==> flow/design.v <==
`timescale 1 ns / 1 ps
package tm1638_driver_types;
typedef enum {
    IDLE                      = 0,
    INPUT_LATCHED             = 1,
    CONTROL_COMMAND_SET       = 2,
    WAIT_KEY_READ_COMMAND_SET = 3,
    KEY_READ_COMMAND_SET      = 4,
    WAIT_SEG_DATA_COMMAND_SET = 5,
    SEG_DATA_COMMAND_SET      = 6,
    WAIT_SEG_ADDR_COMMAND_SET = 7,
    SEG_ADDR_COMMAND_SET      = 8,
    WAIT_LED_DATA_COMMAND_SET = 9,
    LED_DATA_COMMAND_SET      = 10,
    WAIT_LED_ADDR_COMMAND_SET = 11,
    LED_ADDR_COMMAND_SET      = 12
} state_t;
typedef logic [7:0][7:0] segments_t;   
typedef logic [7:0]      leds_t;       
endpackage
module fifo_diag
  #(
    parameter DEPTH = 4,
    parameter ADDR_WIDTH = $clog2(DEPTH)
  )(
    input clk,
    input rst,
    input write,
    input [7:0] wdata,
    input read,
    output reg [7:0] rdata,
    output reg empty,
    output reg full,
    output reg [1:0] diag_state,
    output reg [ADDR_WIDTH-1:0] diag_waddr,
    output reg [ADDR_WIDTH-1:0] diag_raddr
  );
  localparam WRITE_ONLY = 0, READ_WRITE = 1, READ_ONLY = 2; 
  reg [1:0] state, next_state;
  reg [7:0] data [DEPTH-1:0];
  reg [ADDR_WIDTH-1:0] waddr, next_waddr;
  reg [ADDR_WIDTH-1:0] raddr, next_raddr;
  assign next_waddr = waddr + 1;
  assign next_raddr = raddr + 1;
  always @(*) begin
    case (state)
      WRITE_ONLY:
        if (write) begin
          next_state = READ_WRITE;
        end else begin
          next_state = WRITE_ONLY;
        end
      READ_WRITE :
        if (read ^ write) begin
        	if (read) begin
              if (next_raddr == waddr) begin
                next_state = WRITE_ONLY;
              end else begin
                next_state = READ_WRITE;
              end
	        end else begin
              if (next_waddr == raddr) begin
                next_state = READ_ONLY;
              end else begin
                next_state = READ_WRITE;
              end
            end
      	end else begin
          next_state = READ_WRITE;
        end
      READ_ONLY :
        if (read) begin
          next_state = READ_WRITE;
        end else begin
          next_state = READ_ONLY;
        end
      default:
        next_state = WRITE_ONLY;
    endcase
  end
  always @(posedge clk) begin
    if (rst) begin
      state <= WRITE_ONLY;
    end else begin
      state <= next_state;
    end
  end
  always @(posedge clk) begin
    if (rst) begin
      raddr <= 0;
    end else begin
      case (state)
        READ_WRITE:
          if (read) begin
            raddr <= next_raddr;
          end
        READ_ONLY:
          if (read) begin
            raddr <= next_raddr;
          end
        default: raddr <= raddr;
      endcase
    end
  end
  assign rdata = data[raddr];
  always @(posedge clk) begin
    if (rst) begin
      waddr <= 0;
    end else begin
      case (state)
        WRITE_ONLY:
          if (write) begin
            data[waddr] <= wdata;
            waddr <= next_waddr;
          end
        READ_WRITE:
          if (write) begin
            data[waddr] <= wdata;
            waddr <= next_waddr;
          end
        default: waddr <= waddr;
      endcase
    end
  end
  assign empty = state == WRITE_ONLY;
  assign full  = state == READ_ONLY;
  assign diag_state = state;
  assign diag_waddr = waddr;
  assign diag_raddr = raddr;
endmodule
module fifo
  #(
    parameter DEPTH = 4,
    parameter ADDR_WIDTH = $clog2(DEPTH)
  )(
    input clk,
    input rst,
    input write,
    input [7:0] wdata,
    input read,
    output reg [7:0] rdata,
    output reg empty,
    output reg full
  );
  reg [1:0] diag_state;
  reg [ADDR_WIDTH-1:0] diag_waddr;
  reg [ADDR_WIDTH-1:0] diag_raddr;
  fifo_diag #(.DEPTH(DEPTH)) fifo_0 (
    .clk(clk), .rst(rst),
    .write(write), .wdata(wdata), .read(read), .rdata(rdata),
    .empty(empty), .full(full),
    .diag_state(diag_state), .diag_waddr(diag_waddr), .diag_raddr(diag_raddr));
endmodule
module spi_diag
  #(parameter CYCLES = 1)
  (	input clk,
    input rst,
    input data_rdy,
    input [7:0] data,
    output reg busy,
    output reg dev_stb,
    output reg dev_clk,
    output reg dev_dio,
    output reg [1:0] diag_state,
    output reg [7:0] diag_dev_data,
    output reg [2:0] diag_addr); 
  localparam IDLE = 0, LOAD_DATA = 1, DATA_SET_ADDR = 2, DATA_TX = 3; 
  reg [1:0] state, next_state;
  reg [7:0] addr_delay_cycles, tx_delay_cycles;   
  reg [2:0] dev_data_addr;
  always @(*) begin
    case (state)
      IDLE:
        next_state = data_rdy ? LOAD_DATA : IDLE;
      LOAD_DATA :
        next_state = DATA_SET_ADDR;
      DATA_SET_ADDR:
        if (addr_delay_cycles == CYCLES) begin
	        next_state = DATA_TX;
        end else begin
            next_state = DATA_SET_ADDR;
        end
      DATA_TX:
        if (tx_delay_cycles == CYCLES) begin
          next_state = (dev_data_addr == 3'h7) ? IDLE : DATA_SET_ADDR;
        end else begin
	       next_state = DATA_TX;
        end
      default:
        next_state = IDLE;
    endcase
  end
  always @(posedge clk) begin
    if (rst) begin
      state <= IDLE;
    end else begin
      state <= next_state;
    end
  end
  assign busy = (state == LOAD_DATA) || (state == DATA_SET_ADDR) || (state == DATA_TX);
  assign dev_stb = ~((state == DATA_SET_ADDR) || (state == DATA_TX));
  always @(*) begin
    case (state)
      DATA_SET_ADDR: dev_clk = 1'b0;
      default:       dev_clk = 1'b1;
    endcase
  end
  always @(posedge clk) begin
    if (rst) begin
      addr_delay_cycles <= 8'h0;
      tx_delay_cycles <= 8'h0;
    end else begin
      case (state)
        LOAD_DATA: begin
          addr_delay_cycles <= 8'h0;
	      tx_delay_cycles <= 8'h0;
        end
        DATA_SET_ADDR: begin
          if (addr_delay_cycles == CYCLES) begin
            tx_delay_cycles <= 8'h0;
          end else begin
            addr_delay_cycles <= addr_delay_cycles + 1'b1;
          end
        end
        DATA_TX: begin
          if (tx_delay_cycles == CYCLES) begin
            addr_delay_cycles <= 8'h0;
          end else begin
            tx_delay_cycles <= tx_delay_cycles + 1'b1;
          end
        end
      endcase
    end
  end
  reg [7:0] dev_data;
  always @(posedge clk) begin
    if (rst) begin
      dev_data <= 7'h0;
      dev_data_addr <= 3'h0;
    end else begin
      case (state)
        IDLE:      dev_data <= data;
        LOAD_DATA: dev_data_addr <= 3'h0;
        DATA_TX:   if (tx_delay_cycles == CYCLES) dev_data_addr <= dev_data_addr + 1;
      endcase
    end
  end
  always @(*) begin
    case (state)
      DATA_SET_ADDR: dev_dio = dev_data[dev_data_addr];
  	  DATA_TX:       dev_dio = dev_data[dev_data_addr];
      default:       dev_dio = 1'b0;
    endcase
  end
  assign diag_state = state;
  assign diag_dev_data = dev_data;
  assign diag_addr = dev_data_addr;
endmodule
module spi
  #(parameter CYCLES = 1)
  (	input clk,
    input rst,
    input data_rdy,
    input [7:0] data,
    output reg busy,
    output reg dev_stb,
    output reg dev_clk,
    output reg dev_dio); 
  reg [1:0] diag_state;
  reg [7:0] diag_dev_data;
  reg [2:0] diag_addr;
  spi_diag #(.CYCLES(CYCLES)) spi_diag_0 (
    .clk(clk),
    .rst(rst),
    .data_rdy(data_rdy),
    .data(data),
    .busy(busy),
    .dev_stb(dev_stb),
    .dev_clk(dev_clk),
    .dev_dio(dev_dio),
    .diag_state(diag_state),
    .diag_dev_data(diag_dev_data),
    .diag_addr(diag_addr));
endmodule
module spi_fifo_diag
  #(parameter SPI_CYCLES = 1,
    parameter FIFO_DEPTH = 4)
  (input clk,
   input rst,
   input write,          
   input [7:0] data,     
   output reg full,      
   output reg spi_stb,
   output reg spi_clk,
   output reg spi_dio,
   output reg diag_fifo_read,
   output reg [7:0] diag_fifo_rdata,
   output reg diag_fifo_empty,
   output reg diag_spi_data_rdy,
   output reg diag_spi_busy);
  reg fifo_read;
  reg [7:0] fifo_rdata;
  reg fifo_empty;
  reg spi_data_rdy;
  reg spi_busy;
  fifo #(.DEPTH(FIFO_DEPTH)) fifo_0 (
    .clk(clk), .rst(rst),
    .write(write), .wdata(data), .read(fifo_read), .rdata(fifo_rdata),
    .empty(fifo_empty), .full(full));
  spi #(.CYCLES(SPI_CYCLES)) spi_0 (
    .clk(clk),
    .rst(rst),
    .data_rdy(spi_data_rdy), .data(fifo_rdata),
    .busy(spi_busy),
    .dev_stb(spi_stb), .dev_clk(spi_clk), .dev_dio(spi_dio));
  always @(negedge clk) begin
    if (rst) begin
      fifo_read <= 0;
      spi_data_rdy <= 0;
    end else begin
      if (spi_data_rdy) begin
        fifo_read <= 1;
        spi_data_rdy <= 0;
      end else if (fifo_read) begin
        fifo_read <= 0;
      end else begin
        if (~fifo_empty & ~spi_busy) begin
          spi_data_rdy <= 1;
        end
      end
    end
  end
  assign diag_fifo_read = fifo_read;
  assign diag_fifo_rdata = fifo_rdata;
  assign diag_fifo_empty = fifo_empty;
  assign diag_spi_data_rdy = spi_data_rdy;
  assign diag_spi_busy = spi_busy;
endmodule
module spi_fifo
  #(parameter SPI_CYCLES = 1,
    parameter FIFO_DEPTH = 4)
  (input clk,
   input rst,
   input write,          
   input [7:0] data,     
   output reg full,      
   output reg spi_stb,
   output reg spi_clk,
   output reg spi_dio);
  reg diag_fifo_read;
  reg [7:0] diag_fifo_rdata;
  reg diag_fifo_empty;
  reg diag_spi_data_rdy;
  reg diag_spi_busy;
  spi_fifo_diag #(.SPI_CYCLES(SPI_CYCLES), .FIFO_DEPTH(FIFO_DEPTH)) spi_fifo_diag_0 (
    .clk(clk), .rst(rst),
    .write(write),
    .data(data),
    .full(full),
    .spi_stb(spi_stb),
    .spi_clk(spi_clk),
    .spi_dio(spi_dio),
    .diag_fifo_read(diag_fifo_read),
    .diag_fifo_rdata(diag_fifo_rdata),
    .diag_fifo_empty(diag_fifo_empty),
    .diag_spi_data_rdy(diag_spi_data_rdy),
    .diag_spi_busy(diag_spi_busy));
endmodule
## From RTL to reports: spi_fifo

What the tools print for spi_fifo, step after step.
Line numbers count from 1 in the design file above.
Cell names lack the library's common part.
The mark - stands for no value.

| design | value |
|---|---|
| design top | spi_fifo |
| clock port | clk |
| cell library | sky130hd |
| corner | tt_025C_1v80 |

## Elaborated design

Source: Yosys, flattened and elaborated, memories not mapped. Widths are those after wreduce. Registers that Yosys merges into a memory's read port (data or address) are not register bits. Print and check cells do not count.
Yosys's memory passes give these memory sizes; they may raise the number of words (mostly to a power of two), join words into wider ones and drop unused or constant bits.

| word-level totals | value |
|---|---|
| register bits after elaboration | 29 |
| bits in writable memories | 32 |
| word width x clocked read ports | 8 |
| memories kept | 1 |
| cells after elaboration | 95 |

Memories:

| memory | words | bits a word | read ports | write ports | line | RTL |
|---|---|---|---|---|---|---|
| spi_fifo_diag_0.fifo_0.fifo_0.data | 4 | 8 | 1 | 1 | 40 | `reg [7:0] data [DEPTH-1:0];` |

| cells by class | value |
|---|---|
| add/sub/neg operators | 5 |
| eq/ne operators | 16 |
| shift-type cells | 1 |
| mux-type cells | 39 |
| bitwise logic cells | 6 |
| reduce/logical cells | 18 |

Operators by type and width:

| kind | count |
|---|---|
| two-way mux 8 bit | 10 |
| case mux 8 bit (select 3 bit) | 2 |
| two-way mux 2 bit | 10 |
| adder 8 x 1 -> 8 bit with constant B | 2 |
| == test 8 x 1 -> 1 bit with constant B | 2 |
| two-way mux 1 bit | 13 |
| inequality test 2 x 1 -> 1 bit with constant B | 4 |
| indexed select 8 x 3 -> 1 bit | 1 |
| case mux 2 bit (select 4 bit) | 1 |
| == test 2 bit with constant B | 3 |
| AND reduction 2 bit | 3 |
| nonzero test 2 bit | 3 |
| OR reduction 2 bit | 3 |
| AND reduction 3 bit | 2 |
| case mux 3 bit (select 2 bit) | 1 |
| case mux 2 bit (select 3 bit) | 1 |
| adder 2 x 1 -> 2 bit with constant B | 2 |
| == test 2 x 1 -> 1 bit with constant B | 2 |
| == test 2 bit | 2 |
| inequality test 2 bit with constant B | 2 |
| logical NOT 2 bit | 2 |
| logical OR 1 bit | 3 |
| NOT 1 bit | 3 |
| adder 3 x 1 -> 3 bit with constant B | 1 |
| == test 3 bit with constant B | 1 |
| nonzero test 3 bit | 1 |
| OR reduction 3 bit | 1 |
| two-way mux 3 bit | 1 |

Other operator kinds: 3; their cells: 3.

## Logic depth

Longest topological path by Yosys (ltp), each cell counted once; first at word level (registers and memories cut), then after technology mapping (sequential cells cut; the memories' decode and read muxes count).

| logic depth | value |
|---|---|
| depth after elaboration | 6 |
| ABC_AREA | 0 |
| depth in mapped cells | 7 |
| gate-level depth less buffers | 6 |

## Netlist

Source: synth_stat.txt of the flow (Yosys; design flattened, memories mapped). It holds for the ABC_AREA given above (unset counts as 0); a run with the other value may have another netlist.
Totals and module areas in this step are rounded.

Cells by type:

| type | count | area in all (µm²) |
|---|---|---|
| edfxtp_1 | 32 | 960.922 |
| dfxtp_1 | 40 | 800.768 |
| mux4_2 | 10 | 225.216 |
| ha_1 | 10 | 125.12 |
| a21oi_1 | 21 | 105.101 |
| mux2i_1 | 10 | 100.096 |
| nor2_1 | 23 | 86.333 |
| or4_1 | 11 | 82.579 |
| o31ai_1 | 10 | 75.072 |
| nor4b_4 | 3 | 71.318 |
| inv_1 | 16 | 60.058 |
| o21ai_0 | 9 | 45.043 |
| or3_1 | 6 | 37.536 |
| nand2_1 | 9 | 33.782 |
| and2_1 | 5 | 31.28 |
| xor2_1 | 3 | 26.275 |
| buf_2 | 5 | 25.024 |
| nand3_1 | 5 | 25.024 |

Other cell types: 26; their cells: 42.

| synthesis totals | value |
|---|---|
| mapped cells | 270 |
| chip area (Yosys) | 3211 µm² |
| area of sequential cells | 1762 µm² |
| mapped flip-flops | 72 |
| buffer cells | 10 |

By module: a second synthesis without flattening, with its own total; a netlist apart from the flattened one above.

| unflattened totals | value |
|---|---|
| cell total of the unflattened synthesis | 268 |
| area (unflattened synthesis) | 3144 µm² |

Each row is one instance without its submodules.

By module:

| module | instances | cells | area (µm²) | seq. area (µm²) |
|---|---|---|---|---|
| fifo_diag (DEPTH=4) | 1 | 91 | 1622 | 1121 |
| spi_diag (CYCLES=1) | 1 | 171 | 1459 | 580.6 |
| spi_fifo_diag | 1 | 6 | 63.8 | 40.0 |
| fifo (DEPTH=4) | 1 | 0 | 0.0 | 0.0 |
| spi (CYCLES=1) | 1 | 0 | 0.0 | 0.0 |
| spi_fifo | 1 | 0 | 0.0 | 0.0 |

FLOW RESULTS
============

2 stored runs of spi_fifo in the flow (synthesis by Yosys, layout by OpenROAD, sky130hd cells), in arbitrary order. Constraints: input delay and output delay 20% of the set period each, output load 0.01 pF.
By "achieved clock period" is meant the clock period of the run minus its worst setup slack. This is arithmetic on one report: input and output delays are still those of the set period (20% each).
"worst setup path time" = time allowed to the worst setup path (clock period - input delay - output delay, where it has them) - its slack; a late launch clock adds to it, a late capture clock takes from it.
"power consumption": no workload was simulated; the value follows from the tool's default switching activity.
Results are given in rounded form.
A setting shown as - is not set for that run.
A result given as - is not shown for that run.

| run | period_ns | CORE_UTILIZATION | SETUP_SLACK_MARGIN | CORE_ASPECT_RATIO | CELL_PAD_IN_SITES_DETAIL_PLACEMENT | GPL_TIMING_DRIVEN | CAP_MARGIN | MIN_ROUTING_LAYER | CORE_MARGIN | SLEW_MARGIN | synthesized cell area (µm²) | die outline area (µm²) | standard-cell area of the final layout (µm²) | utilization after routing (%) | lowest setup slack (ns) | setup TNS (ns) | worst-case hold slack (ns) | power consumption (uW) | achieved clock period (ns) | worst setup path time (ns) | class of the worst setup path |
|---|---|---|---|---|---|---|---|---|---|---|---|---|---|---|---|---|---|---|---|---|---|
| job 1 | 4.7 | 26 | -0.46 | 0.8 | 0 | 0 | 30 | met2 | 2 | 20 | 3211 | 13260 | 3856 | 31.8 | 0.721 | 0.000 | 0.493 | 1478 | - | - | - |
| job 2 | 1.61 | 40 | - | - | - | - | 20 | - | 2 | 20 | 3211 | 8759 | 4489 | 57.8 | -0.164 | -1.194 | 0.532 | 3696 | 1.774 | 1.45 | flip-flop to output port |
